==> flow/design.v <==
module fp16_multiplier(
  input wire clk,
  input wire [15:0] a,
  input wire [15:0] b,
  output wire [15:0] out
);
  function automatic [21:0] umul22b_11b_x_11b (input reg [10:0] lhs, input reg [10:0] rhs);
    begin
      umul22b_11b_x_11b = lhs * rhs;
    end
  endfunction
  reg [15:0] p0_a;
  reg [15:0] p0_b;
  always @ (posedge clk) begin
    p0_a <= a;
    p0_b <= b;
  end
  wire [4:0] p1_exp_a_comb;
  wire [4:0] p1_exp_b_comb;
  wire p1_eq_869_comb;
  wire p1_eq_870_comb;
  wire p1_leading_a_comb;
  wire [9:0] p1_frac_a_raw_comb;
  wire p1_leading_b_comb;
  wire [9:0] p1_frac_b_raw_comb;
  wire [21:0] p1_frac_mult_comb;
  wire p1_leading_bit_comb;
  wire p1_round_bit_comb;
  wire p1_sticky_bit_comb;
  wire [10:0] p1_frac_adjusted_comb;
  wire p1_guard_bit_comb;
  wire p1_round_condition_comb;
  wire [11:0] p1_frac_adjusted_12_comb;
  wire [11:0] p1_one_12__1_comb;
  wire [11:0] p1_frac_no_of_12_comb;
  wire p1_cond_of_comb;
  wire [5:0] p1_add_910_comb;
  wire [6:0] p1_concat_915_comb;
  wire [1:0] p1_add_920_comb;
  wire [6:0] p1_add_922_comb;
  wire [5:0] p1_add_923_comb;
  wire [10:0] p1_frac_no_of_11_comb;
  wire [10:0] p1_frac_of_shifted_11_comb;
  wire [6:0] p1_add_930_comb;
  wire [7:0] p1_add_931_comb;
  wire [10:0] p1_frac_final_11_comb;
  wire [4:0] p1_exp_out_5_comb;
  wire [31:0] p1_frac_final_32_comb;
  wire [8:0] p1_shift_9_comb;
  wire [31:0] p1_frac_subnormal_32_comb;
  wire p1_eq_950_comb;
  wire p1_eq_951_comb;
  wire p1_eq_952_comb;
  wire p1_eq_953_comb;
  wire p1_sign_comb;
  wire [9:0] p1_frac_out_10_comb;
  wire [9:0] p1_frac_subnormal_comb;
  wire p1_is_zero_a_comb;
  wire p1_is_zero_b_comb;
  wire p1_is_inf_a_chk_comb;
  wire p1_is_inf_b_chk_comb;
  wire p1_is_subnormal_comb;
  wire p1_is_zero_result_comb;
  wire p1_is_inf_result_comb;
  wire p1_sign_a_comb;
  wire p1_sign_b_comb;
  wire p1_is_nan_comb;
  wire p1_is_nan__1_comb;
  wire p1_sign_result_comb;
  wire p1_is_nan_result_comb;
  wire [15:0] p1_concat_986_comb;
  wire [15:0] p1_result_comb;
  assign p1_exp_a_comb = p0_a[14:10];
  assign p1_exp_b_comb = p0_b[14:10];
  assign p1_eq_869_comb = p1_exp_a_comb == 5'h00;
  assign p1_eq_870_comb = p1_exp_b_comb == 5'h00;
  assign p1_leading_a_comb = ~p1_eq_869_comb;
  assign p1_frac_a_raw_comb = p0_a[9:0];
  assign p1_leading_b_comb = ~p1_eq_870_comb;
  assign p1_frac_b_raw_comb = p0_b[9:0];
  assign p1_frac_mult_comb = umul22b_11b_x_11b({p1_leading_a_comb, p1_frac_a_raw_comb}, {p1_leading_b_comb, p1_frac_b_raw_comb});
  assign p1_leading_bit_comb = p1_frac_mult_comb[21];
  assign p1_round_bit_comb = p1_leading_bit_comb ? p1_frac_mult_comb[9] : p1_frac_mult_comb[8];
  assign p1_sticky_bit_comb = p1_frac_mult_comb[7:0] != 8'h00;
  assign p1_frac_adjusted_comb = p1_leading_bit_comb ? p1_frac_mult_comb[21:11] : p1_frac_mult_comb[20:10];
  assign p1_guard_bit_comb = p1_leading_bit_comb ? p1_frac_mult_comb[10] : p1_frac_mult_comb[9];
  assign p1_round_condition_comb = p1_guard_bit_comb & (p1_round_bit_comb | p1_sticky_bit_comb) | p1_guard_bit_comb & ~p1_round_bit_comb & ~p1_sticky_bit_comb & p1_frac_adjusted_comb[0];
  assign p1_frac_adjusted_12_comb = {1'h0, p1_frac_adjusted_comb};
  assign p1_one_12__1_comb = {11'h000, p1_round_condition_comb};
  assign p1_frac_no_of_12_comb = p1_frac_adjusted_12_comb + p1_one_12__1_comb;
  assign p1_cond_of_comb = p1_frac_no_of_12_comb[11];
  assign p1_add_910_comb = {1'h0, p1_exp_a_comb} + {1'h0, p1_exp_b_comb};
  assign p1_concat_915_comb = {1'h0, p1_add_910_comb};
  assign p1_add_920_comb = {1'h0, p1_leading_bit_comb} + {1'h0, p1_cond_of_comb};
  assign p1_add_922_comb = p1_concat_915_comb + {6'h00, p1_leading_bit_comb};
  assign p1_add_923_comb = {5'h00, p1_cond_of_comb} + 6'h31;
  assign p1_frac_no_of_11_comb = p1_frac_no_of_12_comb[10:0];
  assign p1_frac_of_shifted_11_comb = p1_frac_no_of_12_comb[11:1];
  assign p1_add_930_comb = p1_concat_915_comb + {5'h00, p1_add_920_comb};
  assign p1_add_931_comb = {1'h0, p1_add_922_comb} + {{2{p1_add_923_comb[5]}}, p1_add_923_comb};
  assign p1_frac_final_11_comb = p1_cond_of_comb ? p1_frac_of_shifted_11_comb : p1_frac_no_of_11_comb;
  assign p1_exp_out_5_comb = p1_add_931_comb[4:0];
  assign p1_frac_final_32_comb = {21'h00_0000, p1_frac_final_11_comb};
  assign p1_shift_9_comb = 9'h010 - {2'h0, p1_add_930_comb};
  assign p1_frac_subnormal_32_comb = p1_shift_9_comb >= 9'h020 ? 32'h0000_0000 : p1_frac_final_32_comb >> p1_shift_9_comb;
  assign p1_eq_950_comb = p1_frac_a_raw_comb == 10'h000;
  assign p1_eq_951_comb = p1_frac_b_raw_comb == 10'h000;
  assign p1_eq_952_comb = p1_exp_a_comb == 5'h1f;
  assign p1_eq_953_comb = p1_exp_b_comb == 5'h1f;
  assign p1_sign_comb = p1_add_931_comb[7];
  assign p1_frac_out_10_comb = p1_frac_final_11_comb[9:0];
  assign p1_frac_subnormal_comb = p1_frac_subnormal_32_comb[9:0];
  assign p1_is_zero_a_comb = p1_eq_869_comb & p1_eq_950_comb;
  assign p1_is_zero_b_comb = p1_eq_870_comb & p1_eq_951_comb;
  assign p1_is_inf_a_chk_comb = p1_eq_952_comb & p1_eq_950_comb;
  assign p1_is_inf_b_chk_comb = p1_eq_953_comb & p1_eq_951_comb;
  assign p1_is_subnormal_comb = p1_sign_comb | ~((|p1_add_931_comb[7:1]) | p1_add_931_comb[0]);
  assign p1_is_zero_result_comb = p1_is_zero_a_comb | p1_is_zero_b_comb;
  assign p1_is_inf_result_comb = p1_is_inf_a_chk_comb | p1_is_inf_b_chk_comb | ~(p1_sign_comb | ~((|p1_add_931_comb[7:5]) | (&p1_exp_out_5_comb)));
  assign p1_sign_a_comb = p0_a[15];
  assign p1_sign_b_comb = p0_b[15];
  assign p1_is_nan_comb = ~(~p1_eq_952_comb | p1_eq_950_comb);
  assign p1_is_nan__1_comb = ~(~p1_eq_953_comb | p1_eq_951_comb);
  assign p1_sign_result_comb = p1_sign_a_comb ^ p1_sign_b_comb;
  assign p1_is_nan_result_comb = p1_is_nan_comb | p1_is_nan__1_comb | p1_is_inf_a_chk_comb & p1_eq_870_comb & p1_eq_951_comb | p1_eq_869_comb & p1_eq_950_comb & p1_is_inf_b_chk_comb;
  assign p1_concat_986_comb = {p1_sign_result_comb, (p1_is_inf_result_comb ? 15'h7c00 : (p1_is_subnormal_comb ? {5'h00, p1_frac_subnormal_comb} : {p1_exp_out_5_comb, p1_frac_out_10_comb})) & {15{~p1_is_zero_result_comb}}};
  assign p1_result_comb = p1_is_nan_result_comb ? 16'h7e00 : p1_concat_986_comb;
  reg [15:0] p1_result;
  always @ (posedge clk) begin
    p1_result <= p1_result_comb;
  end
  assign out = p1_result;
endmodule
# From RTL to reports: fp16_multiplier
# Tool output for the design above, in the order of the flow.
# Lines are those of the file above, counted from 1.
# Library cell names are shortened.
# The mark -- stands for no value.
[design] top="fp16_multiplier" clock_port="clk" cell_library="sky130hd" corner="tt_025C_1v80"

# Word-level counts
# Source: Yosys, flattened and elaborated, memories not mapped. Widths are those after wreduce; folded enables and synchronous resets count as part of the registers. Registers that Yosys merges into a memory's read port (data or address) are not register bits. Print and check cells do not count. Equal cells are merged and count once.
[word_totals] word_cells=70 regBits=48 inputBits=33
[op_classes] reduce_logical=8 shift=1 cmp=1 addsub=8 mul=1 equal=2 muxes=7 bitwise=39
[ops] op="11-bit by 11-bit multiplier with 22-bit output" n=1
[ops] op="15-bit 2-to-1 mux" n=2
[ops] op="11-bit 2-to-1 mux" n=2
[ops] op="10-bit logical NOT" n=2
[ops] op="15-bit bitwise AND" n=1
[ops] op="1-bit OR" n=14
[ops] op="1-bit NOT" n=12
[ops] op="11-bit by 1-bit adder with 12-bit output" n=1
[ops] op="1-bit bitwise AND" n=11
[ops] op="11-bit by 9-bit >> shifter with 10-bit output" n=1
[ops] op="5-bit == test with constant B" n=2
[ops] op="5-bit logical NOT" n=2
[ops] op="10-bit 2-to-1 mux" n=1
[ops] op="9-bit by 6-bit greater-or-equal comparator with 1-bit output with constant B" n=1
[ops] op="5-bit by 7-bit subtractor with 8-bit output with constant A" n=1
[ops] op="7-bit by 8-bit adder with 8-bit output" n=1
[ops] op="8-bit nonzero test" n=1
[ops] op="6-bit by 1-bit adder with 7-bit output" n=1
[ops] op="6-bit by 2-bit adder with 7-bit output" n=1
[ops] op="7-bit OR reduction" n=1
[ops] op="2-bit by 5-bit adder with 6-bit output with constant B" n=1
[ops] op="5-bit by 5-bit adder with 6-bit output" n=1
[ops] op="5-bit AND reduction" n=1
[ops] op="3-bit OR reduction" n=1
[ops] op="1-bit by 1-bit adder with 2-bit output" n=1
[ops] op="1-bit 2-to-1 mux" n=2
[ops] op="1-bit XOR" n=1

# Longest topological paths
# Yosys ltp: most cells in a row. Word level: on the elaborated netlist, between registers, memories and ports. Mapped: between sequential cells and ports; inverters and the memories' decode and read muxes count.
[depth] ltp_word=20 ABC_AREA=0 ltp_mapped=38

# Netlist
# Yosys stat after the flow's synthesis: flattened, memories mapped to cells. It holds for the ABC_AREA given above (unset counts as 0); a run with the other value may have another netlist.
# The area totals of this step are shown rounded.
[types] type="fa_1" n=82 area_total_um2=1.64E+03
[types] type="dfxtp_1" n=48 area_total_um2=960.922
[types] type="ha_1" n=76 area_total_um2=950.912
[types] type="inv_1" n=127 area_total_um2=476.707
[types] type="and2_1" n=73 area_total_um2=456.688
[types] type="nand2_1" n=99 area_total_um2=371.606
[types] type="xnor2_1" n=22 area_total_um2=192.685
[types] type="a21oi_1" n=32 area_total_um2=160.154
[types] type="nor2_1" n=40 area_total_um2=150.144
[types] type="a21o_1" n=19 area_total_um2=142.637
[types] type="xor2_1" n=13 area_total_um2=113.859
[types] type="clkbuf_1" n=27 area_total_um2=101.347
[types] type="nor3_1" n=20 area_total_um2=100.096
[types] type="o21ai_0" n=20 area_total_um2=100.096
[types] type="a21oi_2" n=10 area_total_um2=87.584
[types] type="nand3_1" n=17 area_total_um2=85.082
[types] type="a211oi_1" n=10 area_total_um2=75.072
[types] type="nor4_1" n=12 area_total_um2=75.072
# Not listed: further types 76, cells in them 183.
[mapped] buffers=40 flip_flops=48 mapped_cells=930 synth_area_um2=7870

# Path before layout
# Source: OpenSTA report_checks on the synthesized netlist (no wires, ideal clock, input and output delay 20% of the period each), path of least setup slack; recovery checks are left aside. Register names are those of the netlist, which keeps one name where synthesis merged equal registers.
[synth_timing] path_type="reg-to-reg" start="register p0_b[14]" end="register p1_result[2]" setup_time_ns=0.134 delay_ns=8.117 t_arrival_ns=7.983 n_path_buf=3 slack_ns=-0.247 tclk_ns=7.87 driving_pins=39 synth_period_reached_ns=8.117
# "delay_ns" = arrival - input delay + setup time.
# "driving_pins": output pins that drive a net of the path, with the launching flip-flop's if there is one; two outputs of one cell count as two.
# "synth_period_reached_ns" = period - worst setup slack (recovery checks aside). The figure is calculated, with input and output delays left at 20% of the set period.
# The rows between start and end are the longest chain of elaborated cells between them; the timing report does not say that the signal goes this way. Where chains are equally long, one stands for them.
# Each line given opens the expression or statement behind the cell; cells for indexed reads and writes are added by Yosys, which also makes memories of some case tables.
[synth_between] cell_sequence="dfxtp_1 > nor3_1 > nand2_1 > buf_1 > and2_1 > fa_1 > inv_1 > fa_1 > inv_1 > fa_1 > fa_1 > inv_1 > fa_1 > inv_1 > ha_1 > buf_4 > a21oi_2 > o21ai_1 > (+3 left out) > buf_2 > a211o_1 > nor3_2 > xnor2_1 > ha_1 > ha_1 > fa_1 > a21oi_1 > nor2_1 > a21oi_1 > nor2b_1 > nand2b_1 > nor2_1 > a31oi_1 > o21ai_0 > o32ai_1 > a311o_1 > a21oi_1" elab_chain_len=20 cells_between=54 cone_lines=26 cone_classes="add/sub: 8; mul: 1; compare: 1; eq/ne: 1; shift: 1; mux: 7; logic: 31; reduce/logical: 4"
[synth_rtl] element="start, declared" line_no=13 rtl="reg [15:0] p0_b;"
[synth_rtl] element="start, assigned" line_no=16 rtl="p0_b <= b;"
[synth_rtl] element="5-bit logical NOT" line_no=76 rtl="assign p1_eq_870_comb = p1_exp_b_comb == 5'h00;"
[synth_rtl] element="1-bit NOT" line_no=79 rtl="assign p1_leading_b_comb = ~p1_eq_870_comb;"
[synth_rtl] element="11-bit by 11-bit multiplier with 22-bit output" line_no=9 rtl="umul22b_11b_x_11b = lhs * rhs;"
[synth_rtl] element="1-bit 2-to-1 mux" line_no=83 rtl="assign p1_round_bit_comb = p1_leading_bit_comb ? p1_frac_mult_comb[9] : p1_frac_mult_comb[8];"
[synth_rtl] element="1-bit NOT" line_no=87 rtl="assign p1_round_condition_comb = p1_guard_bit_comb & (p1_round_bit_comb | p1_sticky_bit_comb) | p1_guard_bit_c ..."
[synth_rtl] element="1-bit bitwise AND (3 in a row)" line_no=87
[synth_rtl] element="1-bit OR" line_no=87
[synth_rtl] element="(+4 left out)"
[synth_rtl] element="1-bit OR" line_no=119 rtl="assign p1_is_inf_result_comb = p1_is_inf_a_chk_comb | p1_is_inf_b_chk_comb | ~(p1_sign_comb | ~((|p1_add_931_c ..."
[synth_rtl] element="1-bit NOT" line_no=119
[synth_rtl] element="1-bit OR" line_no=119
[synth_rtl] element="1-bit NOT" line_no=119
[synth_rtl] element="1-bit OR" line_no=119
[synth_rtl] element="15-bit 2-to-1 mux" line_no=126 rtl="assign p1_concat_986_comb = {p1_sign_result_comb, (p1_is_inf_result_comb ? 15'h7c00 : (p1_is_subnormal_comb ? ..."
[synth_rtl] element="15-bit bitwise AND" line_no=126
[synth_rtl] element="end, assigned" line_no=130 rtl="p1_result <= p1_result_comb;"
[synth_rtl] element="end, declared" line_no=128 rtl="reg [15:0] p1_result;"

# Path in the finished layout
# Path of least setup slack in the final report of flow run 1 (OpenROAD, finished layout, wires in). Where an end is a register, its clock arrival counts in the times.
[layout_timing] path_type="reg-to-reg" start="register p0_b[12]" end="register p1_result[8]" n_path_buf=5 driving_pins=36 tclk_ns=5.51 t_arrival_ns=7.98 slack_ns=-2.22 setup_time_ns=0.06
# The rows between start and end are the longest chain of elaborated cells between them; the timing report does not say that the signal goes this way. Where chains are equally long, one stands for them.
[layout_between] cell_sequence="dfxtp_2 > nor3_2 > nand2_1 > buf_6 > nand2_2 > fa_1 > fa_1 > inv_2 > fa_1 > fa_1 > inv_1 > fa_1 > inv_1 > ha_4 > a21oi_4 > or3_1 > o211ai_1 > or3_4 > nand4_2 > a211o_1 > nor3_4 > buf_4 > buf_6 > xnor2_4 > ha_4 > a21o_1 > ha_4 > and2_4 > a211o_1 > nand2_2 > nor4_4 > buf_4 > nor2_4 > buf_4 > mux2_4 > nor2_1" elab_chain_len=20 cells_between=54 cone_lines=26 cone_classes="add/sub: 8; mul: 1; compare: 1; eq/ne: 1; shift: 1; mux: 7; logic: 31; reduce/logical: 4"
[layout_rtl] element="start, declared" line_no=13 rtl="reg [15:0] p0_b;"
[layout_rtl] element="start, assigned" line_no=16 rtl="p0_b <= b;"
[layout_rtl] element="5-bit logical NOT" line_no=76 rtl="assign p1_eq_870_comb = p1_exp_b_comb == 5'h00;"
[layout_rtl] element="1-bit NOT" line_no=79 rtl="assign p1_leading_b_comb = ~p1_eq_870_comb;"
[layout_rtl] element="11-bit by 11-bit multiplier with 22-bit output" line_no=9 rtl="umul22b_11b_x_11b = lhs * rhs;"
[layout_rtl] element="1-bit 2-to-1 mux" line_no=83 rtl="assign p1_round_bit_comb = p1_leading_bit_comb ? p1_frac_mult_comb[9] : p1_frac_mult_comb[8];"
[layout_rtl] element="1-bit NOT" line_no=87 rtl="assign p1_round_condition_comb = p1_guard_bit_comb & (p1_round_bit_comb | p1_sticky_bit_comb) | p1_guard_bit_c ..."
[layout_rtl] element="1-bit bitwise AND (3 in a row)" line_no=87
[layout_rtl] element="1-bit OR" line_no=87
[layout_rtl] element="(+4 left out)"
[layout_rtl] element="1-bit OR" line_no=119 rtl="assign p1_is_inf_result_comb = p1_is_inf_a_chk_comb | p1_is_inf_b_chk_comb | ~(p1_sign_comb | ~((|p1_add_931_c ..."
[layout_rtl] element="1-bit NOT" line_no=119
[layout_rtl] element="1-bit OR" line_no=119
[layout_rtl] element="1-bit NOT" line_no=119
[layout_rtl] element="1-bit OR" line_no=119
[layout_rtl] element="15-bit 2-to-1 mux" line_no=126 rtl="assign p1_concat_986_comb = {p1_sign_result_comb, (p1_is_inf_result_comb ? 15'h7c00 : (p1_is_subnormal_comb ? ..."
[layout_rtl] element="15-bit bitwise AND" line_no=126
[layout_rtl] element="end, assigned" line_no=130 rtl="p1_result <= p1_result_comb;"
[layout_rtl] element="end, declared" line_no=128 rtl="reg [15:0] p1_result;"

# Stored flow runs of fp16_multiplier (2 of them; Yosys, OpenROAD, sky130hd). They differ in their settings and are not a sequence. Constraints: input delay and output delay 20% of the set period each, output load 0.01 pF.
# "clock_period_reached_ns" = clock period - worst setup slack. The figure is calculated, with input and output delays left at 20% of the set period.
# "critical_path_time_ns" = time allowed to the worst setup path (clock period - input delay - output delay, where it has them) - its slack; a late launch clock adds to it, a late capture clock takes from it.
# The results are shown rounded.
run="flow run 1" settings period_ns=5.51 CORE_UTILIZATION=42 ABC_AREA=0 GPL_ROUTABILITY_DRIVEN=1 CAP_MARGIN=15 MIN_ROUTING_LAYER="met1" CORE_MARGIN=2 SLEW_MARGIN=20
run="flow run 1" results ys_area_um2=7870 dieArea_um2=19800 final_stdcell_area_um2=11700 layout_utilization_frac=0.632 setup_ws_ns=-2.22 total_negative_slack_ns=-31.6 fin_hold_ws_ns=0.484 clock_period_reached_ns=7.734 critical_path_time_ns=7.73 timing.worst_path_kind="reg-to-reg"
run="flow run 2" settings period_ns=6.35 CORE_UTILIZATION=36 SETUP_SLACK_MARGIN=0.54 PLACE_DENSITY_LB_ADDON=0.15 HOLD_SLACK_MARGIN=-0.1 CORE_ASPECT_RATIO=0.59 CORE_MARGIN=10 CELL_PAD_IN_SITES_DETAIL_PLACEMENT=1 GPL_TIMING_DRIVEN=0 CAP_MARGIN=10 MIN_ROUTING_LAYER="met2" SLEW_MARGIN=20
run="flow run 2" results ys_area_um2=7870 dieArea_um2=28400 final_stdcell_area_um2=10900 layout_utilization_frac=0.507 setup_ws_ns=-2.42 total_negative_slack_ns=-34.7 fin_hold_ws_ns=0.496 clock_period_reached_ns=8.766 critical_path_time_ns=8.77 timing.worst_path_kind="reg-to-reg"
